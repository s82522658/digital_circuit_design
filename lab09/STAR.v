==> flow/design.v <==
`timescale 1ns / 1ps
module sSTAR(
	clk,
	col,
	row,
	star_r,
	star_c,
    blink,
	star_en
);
input clk,blink;
input [10:0] col,row,star_r,star_c;
output reg [2:0] star_en;
reg flag;
wire [24:0] r_a,r_b,r_c,r_d,r_e,r_f,r_g,r_h,r_i,r_j,r_k,r_l,r_m,r_n,r_o,r_p,r_q;
assign r_a = 25'b0000000000001000000000000;
assign r_b = 25'b0000000000011100000000000;
assign r_c = 25'b0000000000011100000000000;
assign r_d = 25'b0000000000111110000000000;
assign r_e = 25'b0000000000111110000000000;
assign r_f = 25'b0000000001111111000000000;
assign r_g = 25'b0011111111111111111111100;
assign r_h = 25'b0000111111111111111110000;
assign r_i = 25'b0000001111111111111000000;
assign r_j = 25'b0000000111111111110000000;
assign r_k = 25'b0000000011111111100000000;
assign r_l = 25'b0000000011111111100000000;
assign r_m = 25'b0000000111111111110000000;
assign r_n = 25'b0000000111110111110000000;
assign r_o = 25'b0000001111100011111000000;
assign r_p = 25'b0000001110000000111000000;
assign r_q = 25'b0000011000000000001100000;
always@(*)begin
	case(row-star_r)
		0 : flag <= r_a [col-star_c];
		1 : flag <= r_b [col-star_c];
		2 : flag <= r_c [col-star_c];
		3 : flag <= r_d [col-star_c];
		4 : flag <= r_e [col-star_c];
		5 : flag <= r_f [col-star_c];
		6 : flag <= r_g [col-star_c];
		7 : flag <= r_h [col-star_c];
		8 : flag <= r_i [col-star_c];
		9 : flag <= r_j [col-star_c];
		10: flag <= r_k [col-star_c];
		11: flag <= r_l [col-star_c];
		12: flag <= r_m [col-star_c];
		13: flag <= r_n [col-star_c];
		14: flag <= r_o [col-star_c];
		15: flag <= r_p [col-star_c];
		16: flag <= r_q [col-star_c];
		default: flag<=0;
	endcase
end
always@(posedge clk) begin
	if(flag) begin
		if(blink) star_en<=3'b111; 
		else star_en<=3'b110; 
	end
	else star_en<=3'b001; 
end
endmodule
* Reports on sSTAR
Tool output for the design above, in the order of the flow. Lines are those of the file above, counted from 1. Operators carry their Yosys type and port widths (W data, S select, Z words). Library cell names are shortened. The mark -- stands for no value.
Design: top module sSTAR, clock port clk, standard-cell library sky130hd, timing corner tt_025C_1v80

* After elaboration
Counts by Yosys on the flattened word-level netlist (proc, flatten, opt, wreduce; memories kept). Register bits leave out memories and registers merged into their read ports (data or address); mux counts leave out enables and synchronous resets folded into registers. Print and check cells are left out. Cells with the same type and inputs are merged into one.
Bit counts: register bits after elaboration 3, bits of input ports 46, output and inout bits 3
Cells by class: add/sub/neg operators 2, equal/unequal tests 16, shift operators 13, mux-type cells 2, reduce/logical cells 5
Operator list (count):
- $shiftx A25 B11 Y1 const A | 13
- $eq A32 B4 Y1 const B | 8
- $eq A32 B3 Y1 const B | 4
- $eq A32 B2 Y1 const B | 2
- $eq A32 B1 Y1 const B | 1
- $eq A32 B5 Y1 const B | 1
- $logic_not A32 Y1 | 1
- $pmux W1 S13 | 1
- $sub A11 B11 Y12 | 1
- $sub A11 B11 Y11 | 1
- $reduce_or A2 Y1 | 4
- $mux W1 | 1

* Depth
Yosys ltp: most cells in a row. Word level: on the elaborated netlist, between registers, memories and ports. Mapped: between sequential cells and ports; inverters and the memories' decode and read muxes count.
Depth: word-level depth 4, ABC_AREA 0, gate-level depth with buffers 12

* Netlist
Yosys stat after the flow's synthesis: flattened, memories mapped to cells. It holds for the ABC_AREA given above (unset counts as 0); a run with the other value may have another netlist.
Synthesis totals: mapped cells 165, mapped area 1233.7 µm², sequential part of the area 40.0 µm², mapped flip-flops 2
Cell types:
- ha_1 | count 15, area in all 187.68 µm²
- inv_1 | count 20, area in all 75.072 µm²
- nor2_1 | count 13, area in all 48.797 µm²
- a21oi_1 | count 9, area in all 45.043 µm²
- xnor2_1 | count 5, area in all 43.792 µm²
- xor2_1 | count 5, area in all 43.792 µm²
- dfxtp_1 | count 2, area in all 40.038 µm²
- fa_1 | count 2, area in all 40.038 µm²
- o2111ai_1 | count 4, area in all 35.034 µm²
- o21ai_0 | count 7, area in all 35.034 µm²
- nor2b_1 | count 5, area in all 31.28 µm²
- a211oi_1 | count 4, area in all 30.029 µm²
- nand2_1 | count 8, area in all 30.029 µm²
- nor3_1 | count 6, area in all 30.029 µm²
- clkbuf_8 | count 2, area in all 27.526 µm²
- a221oi_4 | count 1, area in all 26.275 µm²
- nand4_1 | count 4, area in all 25.024 µm²
- or3_1 | count 4, area in all 25.024 µm²
Other cell types: 39; their cells: 49.

* Timing after synthesis
Source: OpenSTA report_checks on the synthesized netlist (no wires, ideal clock, input and output delay 20% of the period each), path of least setup slack; recovery checks are left aside. Register names are those of the netlist, which keeps one name where synthesis merged equal registers.
Timing post-synthesis: path type input-to-reg, from in row[0], to reg star_en[0], period 3400 ps, external input delay 680 ps, arrival time 3178 ps, required time 3280 ps, setup slack 102 ps, path delay 2618 ps, driving pins on the path 11, path buffers 0, period reached after synthesis 3298 ps
"path delay" is the arrival time less input delay plus setup time. "driving pins on the path": output pins that drive a net of the path, with the launching flip-flop's if there is one; two outputs of one cell count as two. "period reached after synthesis" = period - worst setup slack (recovery checks aside). The figure is calculated, with input and output delays left at 20% of the set period. The rows between start and end are the longest chain of elaborated cells between them; the timing report does not say that the signal goes this way. Where chains are equally long, one stands for them. A line is the first line of the expression or statement that the cell stems from. Yosys adds cells for indexed reads and writes and turns some case tables into memories. A register here has more assigning lines than the two given.
On the way, post-synthesis: cell sequence inv_1 ha_1 fa_1 and2b_1 o221ai_2 nor4bb_1 or3b_4 a221oi_4 nand3_1 o31a_1 a211o_1, cells in the longest elaborated chain 4, elaborated cells on any way between the ends 23, RTL lines with such cells 1, those cells by class add/sub (1); eq/ne (16); mux (1); reduce/logical (5)
RTL lines, path post-synthesis:
- start: declaration | RTL line 12 | input [10:0] col,row,star_r,star_c;
- $sub A11 B11 Y12 | RTL line 34 | case(row-star_r)
- $eq A32 B4 Y1 | RTL line 34
- $reduce_or A2 Y1
- $pmux W1 S13 | RTL line 34
- end: assignment | RTL line 57 | if(blink) star_en<=3'b111;
- end: assignment | RTL line 58 | else star_en<=3'b110;
- end: declaration | RTL line 13 | output reg [2:0] star_en;

* Worst path after layout
Path of least setup slack in the final report of flow run B (OpenROAD, finished layout, wires in). Where an end is a register, its clock arrival counts in the times. The report prints the path's times to 10 ps; the period is as set.
Timing after layout: path type input-to-reg, from in star_r[5], to reg star_en[0], period 2320 ps, external input delay 460 ps, arrival time 3070 ps, required time 2420 ps, setup slack -650 ps, driving pins on the path 11, path buffers 1
The rows between start and end are the longest chain of elaborated cells between them; the timing report does not say that the signal goes this way. Where chains are equally long, one stands for them. A register here has more assigning lines than the two given.
On the way, after layout: cell sequence clkdlybuf4s50_1 inv_2 ha_4 a211oi_2 nor2_2 or2_4 or3_4 a221oi_4 nand3_1 o31a_1 a211o_1, cells in the longest elaborated chain 4, elaborated cells on any way between the ends 23, RTL lines with such cells 1, those cells by class add/sub (1); eq/ne (16); mux (1); reduce/logical (5)
RTL lines, path after layout:
- start: declaration | RTL line 12 | input [10:0] col,row,star_r,star_c;
- $sub A11 B11 Y12 | RTL line 34 | case(row-star_r)
- $eq A32 B4 Y1 | RTL line 34
- $reduce_or A2 Y1
- $pmux W1 S13 | RTL line 34
- end: assignment | RTL line 57 | if(blink) star_en<=3'b111;
- end: assignment | RTL line 58 | else star_en<=3'b110;
- end: declaration | RTL line 13 | output reg [2:0] star_en;

Ticket comment

Top module sSTAR; platform sky130hd; tools Yosys and OpenROAD; 2 stored runs in no particular order. Input and output delays are each 20% of the period that was set; the output load is 0.01 pF.
By "reached clock period" is meant the clock period of the run minus its worst setup slack. This is arithmetic on one report: input and output delays are still those of the set period (20% each).
"time of the worst setup path" means the part of the period allowed to the worst setup path (the constraints hold back 20% at inputs and 20% at outputs) less its slack; where the path has registers, the arrival times of their clocks count too.
"total design power" rests on the timing tool's default activity at the inputs, not on a simulated workload.
"time of the worst setup path" is known to 10 ps.

[flow run A] flow files
==> flow/run.sh <==
#!/bin/bash
# the make line also repeats the synthesis and layout settings of config.mk as NAME=value (left out here)
make -C /OpenROAD-flow-scripts/flow DESIGN_CONFIG=/design/flow/config.mk WORK_HOME=/design/flow/orfs CLKGATE_MAP_FILE= finish
==> flow/config.mk <==
export PLATFORM = sky130hd
export DESIGN_NAME = sSTAR
export DESIGN_NICKNAME = sSTAR
export VERILOG_FILES = /design/flow/design.v
export SDC_FILE = /design/flow/constraint.sdc
export NUM_CORES = 4
export LEC_CHECK = 0
export CAP_MARGIN = 20
export CELL_PAD_IN_SITES_GLOBAL_PLACEMENT = 2
export CORE_MARGIN = 2
export CORE_UTILIZATION = 66
export GPL_TIMING_DRIVEN = 1
export HOLD_SLACK_MARGIN = 0.13
export PLACE_DENSITY_LB_ADDON = 0.2
export SETUP_SLACK_MARGIN = 0.34
export SLEW_MARGIN = 20
export TNS_END_PERCENT = 90
==> flow/constraint.sdc <==
create_clock -name core_clock -period 2.58 [get_ports {clk}]
set_input_delay 0.5160 -clock core_clock [delete_from_list [all_inputs] [get_ports {clk}]]
set_output_delay 0.5160 -clock core_clock [all_outputs]
set_load 0.01 [all_outputs]

[flow run A] result: did not finish, placement stopped with FLW-0024

[flow run B] flow files
==> flow/run.sh <==
#!/bin/bash
# the make line also repeats the synthesis and layout settings of config.mk as NAME=value (left out here)
make -C /OpenROAD-flow-scripts/flow DESIGN_CONFIG=/design/flow/config.mk WORK_HOME=/design/flow/orfs CLKGATE_MAP_FILE= finish
==> flow/config.mk <==
export PLATFORM = sky130hd
export DESIGN_NAME = sSTAR
export DESIGN_NICKNAME = sSTAR
export VERILOG_FILES = /design/flow/design.v
export SDC_FILE = /design/flow/constraint.sdc
export NUM_CORES = 4
export LEC_CHECK = 0
export CAP_MARGIN = 20
export CORE_MARGIN = 2
export CORE_UTILIZATION = 40
export SLEW_MARGIN = 20
==> flow/constraint.sdc <==
create_clock -name core_clock -period 2.32 [get_ports {clk}]
set_input_delay 0.4640 -clock core_clock [delete_from_list [all_inputs] [get_ports {clk}]]
set_output_delay 0.4640 -clock core_clock [all_outputs]
set_load 0.01 [all_outputs]

[flow run B] result: summed negative setup slack -1222 ps; standard-cell area after layout 2224.6 µm²; total design power 0.7978 mW; reached clock period 2973 ps; die outline area 3544.4 µm²; time of the worst setup path 2510 ps; kind of the worst setup path input-to-reg; Yosys chip area after synthesis 1233.7 µm²; worst setup slack after layout -653 ps
